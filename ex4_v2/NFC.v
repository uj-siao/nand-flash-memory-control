==> flow/design.v <==
`timescale 1ns/100ps
module NFC(clk, rst, done, F_IO_A, F_CLE_A, F_ALE_A, F_REN_A, F_WEN_A, F_RB_A, F_IO_B, F_CLE_B, F_ALE_B, F_REN_B, F_WEN_B, F_RB_B);
input        clk;
input        rst;
output reg   done;
inout  		 [7:0] F_IO_A;
output reg   F_CLE_A;
output reg   F_ALE_A;
output reg   F_REN_A;
output reg   F_WEN_A=1;
input        F_RB_A;
inout  		 [7:0] F_IO_B;
output reg   F_CLE_B;
output reg   F_ALE_B;
output reg   F_REN_B;
output reg   F_WEN_B=1;
input        F_RB_B;
reg isout_A;
reg isout_B;
reg [7:0]F_OUT_A;
reg [7:0]F_OUT_B;
reg [9:0]conter;
reg [9:0]conter_B;
reg [9:0]conter_initi;
reg [9:0]conter_B__initi;
reg [7:0]recive_data[31:0];
reg [7:0]recive_data_cnt;
reg [7:0]recive_data_cnt_B;
integer i;
assign	F_IO_A = isout_A ? F_OUT_A : 8'bz;
assign	F_IO_B = isout_B ? F_OUT_B : 8'bz;
always@(posedge clk or posedge rst) begin
	if(rst)
		conter	<= 0;
	else begin
		if(F_RB_A)begin
			if(conter == 100)
				conter <= 100;
			else
				conter <= conter + 1 ;
		end
		else 
			conter <= conter;
	end
end
always@(posedge clk or posedge rst) begin  
	if(rst)
		conter_B	<= 0;
	else begin
		if(F_RB_B)begin
			if(conter_B == 100)
				conter_B <= 100;
			else if (recive_data_cnt == 32)
				conter_B <= conter_B + 1 ;
		end
		else 
			conter_B <= conter_B;
	end
end
always@(posedge clk or posedge rst) begin
	if(rst)
		conter_initi	<= 0;
	else begin
		if(!F_RB_A)begin
			if(conter_initi == 2)
				conter_initi <= 100;
			else
				conter_initi <= conter_initi + 1 ;
		end
		else 
			conter_initi <= 100;
	end
end
always@(posedge clk or posedge rst) begin  
	if(rst)
		conter_B__initi	<= 100;
	else begin
		if(!F_RB_B && recive_data_cnt >= 31)begin
			if(conter_B__initi == 100)
				conter_B__initi <= 0;
			else 
				conter_B__initi <= conter_B__initi + 1 ;
		end
		else 
			conter_B__initi <= conter_B__initi;
	end
end
always@(posedge clk or posedge rst)begin
	if(rst)
		F_CLE_A	<= 0;
	else begin
		if(F_RB_A)begin
			if(conter == 0)
				F_CLE_A <= 1;
			else if (conter == 2)
				F_CLE_A <= 0;
		end
		else begin
			if(conter_initi == 0)
				F_CLE_A <= 1;
			else if (conter_initi == 2)
				F_CLE_A <= 0;
		end
	end
end
always@(posedge clk or posedge rst)begin  
	if(rst)
		F_CLE_B	<= 0;
	else begin
		if(F_RB_B)begin
			if( conter_B == 1 || conter_B == 2 )
				F_CLE_B <= 1;
			else if (recive_data_cnt_B == 32 )
				F_CLE_B <= 1;
			else if (conter_B__initi >= 2)
				F_CLE_B <= 0;
		end
		else begin
			if(conter_B__initi == 0)
				F_CLE_B <= 1;
			else if (conter_B__initi == 2 && recive_data_cnt_B == 32)
				F_CLE_B <= 1;
			else if (conter_B__initi == 3 && recive_data_cnt_B == 32)
				F_CLE_B <= 1;
			else if (conter_B__initi >= 2)
				F_CLE_B <= 0;
		end
	end
end
always@(posedge clk or posedge rst) begin
	if(rst)
		isout_A <= 1 ;
	else begin
		if(F_CLE_A)
			isout_A <= 1;
		else if (conter == 8)
			isout_A <= 0;
	end
end
always@(posedge clk or posedge rst) begin  
	if(rst)
		isout_B <= 1 ;
	else begin
		isout_B <= 1;
	end
end
always@(posedge clk or posedge rst)begin
	if(rst)
		F_ALE_A <= 0;
	else begin
		if(conter >= 1 && conter <= 8)
			F_ALE_A <= 1;
		else if(conter_initi >= 2 && conter_initi <= 9)
			F_ALE_A <= 1;
		else
			F_ALE_A <= 0;
	end
end
always@(posedge clk or posedge rst)begin  
	if(rst)
		F_ALE_B <= 0;
	else begin
		if(conter_B >= 3 && conter_B <= 8)
			F_ALE_B <= 1;
		else
			F_ALE_B <= 0;
	end
end
always@(posedge clk or posedge rst)begin
	if(rst)
		F_WEN_A <= 1;
	else begin
		if(!isout_A)
			F_WEN_A <= 1;
		else if(conter_initi == 0)
			F_WEN_A <= 0;
		else if(conter_initi == 1)
			F_WEN_A <= 1;
		else if(conter == 0 || conter == 2 || conter == 4 || conter == 6)
			F_WEN_A <= 0;
		else if(conter == 1 || conter == 3 || conter == 5 || conter == 7)
			F_WEN_A <= 1;
		else 
			F_WEN_A <= 1;
	end
end
always@(posedge clk or posedge rst)begin  
	if(rst)
		F_WEN_B <= 1;
	else begin
		if(conter_B >= 3 && recive_data_cnt_B <= 31 && F_RB_B)
			F_WEN_B <= ~F_WEN_B;
		else if (recive_data_cnt_B == 32 && conter_B == 8'h4B)
			F_WEN_B <= 0;
		else if (recive_data_cnt_B == 32 && conter_B == 8'h4C)
			F_WEN_B <= 1;
		else if(conter_B == 1 || conter_B == 3)
			F_WEN_B <= 0 ;
		else if(conter_B == 2 )
			F_WEN_B <= 1 ;
		else if(conter_B__initi == 0)
			F_WEN_B <= 0;
		else if(conter_B__initi == 1)
			F_WEN_B <= 1;
		else
			F_WEN_B <= 1;
	end
end
always@(posedge clk or posedge rst)begin
	if(rst)
		F_OUT_A <= 0;
	else begin
			if (conter_initi == 0)
				F_OUT_A <= 8'hFF;
			else if(conter == 0 && F_RB_A)
				F_OUT_A <= 0;
			else if (conter == 2 && F_RB_A)
				F_OUT_A <= 0;
			else if (conter == 4 && F_RB_A)
				F_OUT_A <= 0;
			else if (conter == 6 && F_RB_A)
				F_OUT_A <= 0;
			else if (conter == 8 && F_RB_A)
				F_OUT_A <= 0;
	end
end
always@(posedge clk or posedge rst)begin  
	if(rst)
		F_OUT_B <= 0;
	else begin
		if(conter_B >= 9 && recive_data_cnt_B != 32)
			F_OUT_B <= recive_data[recive_data_cnt_B];
		else if (recive_data_cnt_B == 32)
			F_OUT_B <= 8'h10;
		else if (conter_B__initi == 0)
			F_OUT_B <= 8'hFF;
		else if(conter_B == 1 && F_RB_A)
			F_OUT_B <= 8'h80;
		else if (conter_B == 3 && F_RB_A)
			F_OUT_B <= 0;
		else if (conter_B == 5 && F_RB_A)
			F_OUT_B <= 0;
		else if (conter_B == 7 && F_RB_A)
			F_OUT_B <= 0;
	end
end
always@(posedge clk or posedge rst)begin
	if(rst)
		F_REN_A <= 1;
	else begin
		if(conter >= 10 && recive_data_cnt <=31 )
			F_REN_A <= ~ F_REN_A;
		else if (recive_data_cnt >31)
			F_REN_A <= 1;
	end
end
always@(posedge clk or posedge rst)begin  
	if(rst)
		F_REN_B <= 1;
	else begin
		F_REN_B <= 1;
	end
end
always@(posedge clk or posedge rst)begin
	if(rst)
		recive_data_cnt<=0;
	else begin
		if(!F_REN_A && recive_data_cnt <=31)
			recive_data_cnt <= recive_data_cnt +1;
		else
			recive_data_cnt <= recive_data_cnt;
	end
end
always@(posedge clk or posedge rst)begin
	if(rst)begin
		for(i=0;i<31;i=i+1)
			recive_data[i] <= 0;
	end
	else begin
		if(F_RB_A)begin
			if(recive_data_cnt <=31)
				recive_data[recive_data_cnt] <=  F_IO_A ;
		end
	end
end
always@(posedge clk or posedge rst)begin
	if(rst)
		recive_data_cnt_B<=0;
	else begin
		if(conter_B >= 9  && recive_data_cnt_B <= 31 && !F_WEN_B)
			recive_data_cnt_B <= recive_data_cnt_B +1;
		else if(recive_data_cnt_B >31)
			recive_data_cnt_B <= 32;
	end
end
always@(posedge clk or posedge rst)begin
	if(rst)
		done<=0;
	else begin
		if(F_RB_B && recive_data_cnt_B == 32 && conter_B == 8'h50)
			done <= 1;
		else
			done <= 0;
	end
end
endmodule
# From RTL to reports: NFC
# The steps from the RTL of NFC to its reports follow in flow order.
# Lines are those of the file above, counted from 1.
# Operators carry their Yosys type and port widths (W data, S select, Z words).
# Cell names lack the library's common part.
# Not given: n/a
# inputs
top_module,NFC
clk_port,clk
library,sky130hd
pvt_corner,tt_025C_1v80

# Elaborated design
# Counts by Yosys on the flattened word-level netlist (proc, flatten, opt, wreduce). Print and check cells are left out. Cells with the same type and inputs are merged into one.
# word_totals
mem_bits_ro,0
input_bits,4
n_memories,0
ff_bits,337
ram_bits,0
latch_bits,0
clocked_rd_ports_x_width,0
# op_classes
add_sub_neg,6
bitwise,3
div,0
muxes,53
cmp,14
n_eq,85
shift,0
reduce_and_logical,80
mul,0
# ops
operator,n
$pmux W8 S32,1
$eq A5 B5 Y1 const B,32
$mux W8,16
$reduce_and A3 Y1,31
$eq A5 B4 Y1 const B,16
$eq A10 B2 Y1 const B,6
$eq A10 B7 Y1 const B,6
$mux W10,6
$add A10 B1 Y10 const B,4
$eq A10 B3 Y1 const B,4
$eq A5 B3 Y1 const B,8
$ge A10 B2 Y1 const B,3
$le A10 B4 Y1 const B,3
$logic_not A10 Y1,3
$mux W1,30
$logic_and A1 B1 Y1,26
$eq A10 B1 Y1 const B,2
$ge A10 B4 Y1 const B,2
$eq A5 B2 Y1 const B,4
$add A8 B1 Y8 const B,2
$gt A8 B5 Y1 const B,2
$le A8 B5 Y1 const B,2
$eq A8 B6 Y1 const B,2
$ge A10 B1 Y1 const B,1
$eq A10 B4 Y1 const B,1
$eq A5 B1 Y1 const B,2
$logic_not A5 Y1,2
$reduce_bool A2 Y1,4
# Not listed: further kinds 11, cells in them 20.

# Depth
# Depth = most cells in a row (Yosys ltp): at word level without a register or memory, in the mapped netlist without a sequential cell, where the memories' decode and read muxes count.
# depth
ltp_word,9
abc_area,0
depth_mapped,10

# Synthesis result
# The flow's flattened synthesis, as Yosys stat reports it; memories are mapped. The netlist is that of the ABC_AREA named above (0 if unset); the other value can give another one.
# Totals and module areas in this step are rounded.
# synth_totals
mapped_cells,582
flip_flops,101
buffers,40
yosys_area_um2,5670
# by_type
cell,n,area_total_um2
dfrtp_1,93,2.33E+03
ha_1,30,375.36
mux2_2,31,349.085
nand2_1,72,270.259
xnor2_1,25,218.96
dfstp_2,7,183.926
nor2_1,49,183.926
nand4_1,21,131.376
buf_4,14,105.101
o21ai_0,21,105.101
inv_1,26,97.594
nand3_1,17,85.082
nand3b_1,11,82.579
nor3_1,16,80.077
clkbuf_1,21,78.826
a21oi_1,15,75.072
and3_1,12,75.072
xor2_1,8,70.067
# Other cell types: 48; their cells: 93.

# Timing after synthesis
# Source: OpenSTA report_checks on the synthesized netlist (no wires, ideal clock, input and output delay 20% of the period each), path of least setup slack; recovery checks are left aside. Register names are those of the netlist, which keeps one name where synthesis merged equal registers.
# synth_timing
path_type,input to register
start,input rst
end,register recive_data[31][6]
stages,2
delay_ns,2.798
t_required_ns,4.318
in_delay_ns,0.924
arrival_time_ns,3.420
setup_slack_ns,0.898
tclk_ns,4.62
launch_ns,0.924
setup_time_ns,0.302
period_less_setup_slack_ns,3.722
# "delay_ns" = arrival - input delay + setup time.
# "stages" counts driving pins, that of a launching flip-flop among them; a cell with two outputs on the path counts twice.
# "period_less_setup_slack_ns" = period - worst setup slack (recovery checks aside). The figure is calculated, with input and output delays left at 20% of the set period.
# The rows between start and end are the longest chain of elaborated cells between them; the timing report does not say that the signal goes this way. Where chains are equally long, one stands for them.
# Each line given opens the expression or statement behind the cell; cells for indexed reads and writes are added by Yosys, which also makes memories of some case tables.
# synth_via
cell_sequence,inv_1 and4_1
elab_chain_cells,2
cone_cells,2
cone_lines,0
# synth_rtl
item,line_no,source
start: declaration,4,input        rst;
$not A1 Y1,n/a,
$reduce_and A4 Y1,n/a,
end: assignment,282,recive_data[recive_data_cnt] <= F_IO_A ;
end: declaration,26,reg [7:0]recive_data[31:0];

# Worst path after layout
# Path of least setup slack in the final report of run 1 (OpenROAD, finished layout, wires in). Where an end is a register, its clock arrival counts in the times.
# layout_timing
path_type,register to register
start,register recive_data_cnt_B[1]
end,register (name not given)
setup_slack_ns,1.90
t_required_ns,4.91
stages,10
arrival_time_ns,3.01
setup_time_ns,0.14
tclk_ns,4.7
launch_ns,0.35
# The rows between start and end are the longest chain of elaborated cells between them; the timing report does not say that the signal goes this way. Where chains are equally long, one stands for them.
# A register here has more assigning lines than the two given.
# layout_via
cell_sequence,dfrtp_1 inv_1 ha_1 clkbuf_1 a222oi_1 nand2_1 a211oi_1 nand3_1 o31ai_1 a41oi_1
elab_chain_cells,3
cone_cells,39
# layout_rtl
item,line_no,source
start: declaration,28,reg [7:0]recive_data_cnt_B;
start: assignment,288,recive_data_cnt_B<=0;
start: assignment,291,recive_data_cnt_B <= recive_data_cnt_B +1;
$eq A8 B6 Y1,233,else if (recive_data_cnt_B == 32)
$mux W8,233,
$mux W8,231,if(conter_B >= 9 && recive_data_cnt_B != 32)

# Module NFC, platform sky130hd: 2 stored runs of the flow (Yosys, OpenROAD) with differing settings, in no particular order. Input and output delays are each 20% of the period that was set; the output load is 0.01 pF.
# By "period_reached_ns" is meant the clock period of the run minus its worst setup slack. This is arithmetic on one report: input and output delays are still those of the set period (20% each).
# "worst_setup_path_time_ns" = time allowed to the worst setup path (clock period - input delay - output delay, where it has them) - its slack; a late launch clock adds to it, a late capture clock takes from it.
# By "power.total_uw" is meant OpenSTA's value without simulated activity: inputs other than the clock are taken to toggle once in ten clock periods, and the tool carries that through the logic.
# The results are shown rounded.
# Settings: n/a = not set for that run.
run,period_ns,CORE_UTILIZATION,PLACE_DENSITY,CORE_MARGIN,TNS_END_PERCENT,GPL_TIMING_DRIVEN,CTS_CLUSTER_DIAMETER,CAP_MARGIN,SLEW_MARGIN,SETUP_SLACK_MARGIN,PLACE_DENSITY_LB_ADDON,CORE_ASPECT_RATIO,GPL_ROUTABILITY_DRIVEN,CTS_CLUSTER_SIZE,MAX_ROUTING_LAYER,period_reached_ns,setup_worst_slack_ns,worst_setup_path_time_ns,worst_path_kind,ys_area_um2,worst_hold_slack_ns,final_stdcell_area_um2,setup_tns_ns,power.total_uw,total_die_area_um2,final_util_pct
run 1,4.7,65,0.72,8,20,0,57,20,20,n/a,n/a,n/a,n/a,n/a,n/a,2.800,1.90,2.80,register to register,5670,0.483,6140,0.000,2560,12000,71.4
run 2,4.23,34,n/a,2,n/a,n/a,65,10,20,1.16,0.08,1.44,1,57,met5,2.674,1.56,2.67,register to register,5670,0.441,6140,0.000,3210,17700,37.6
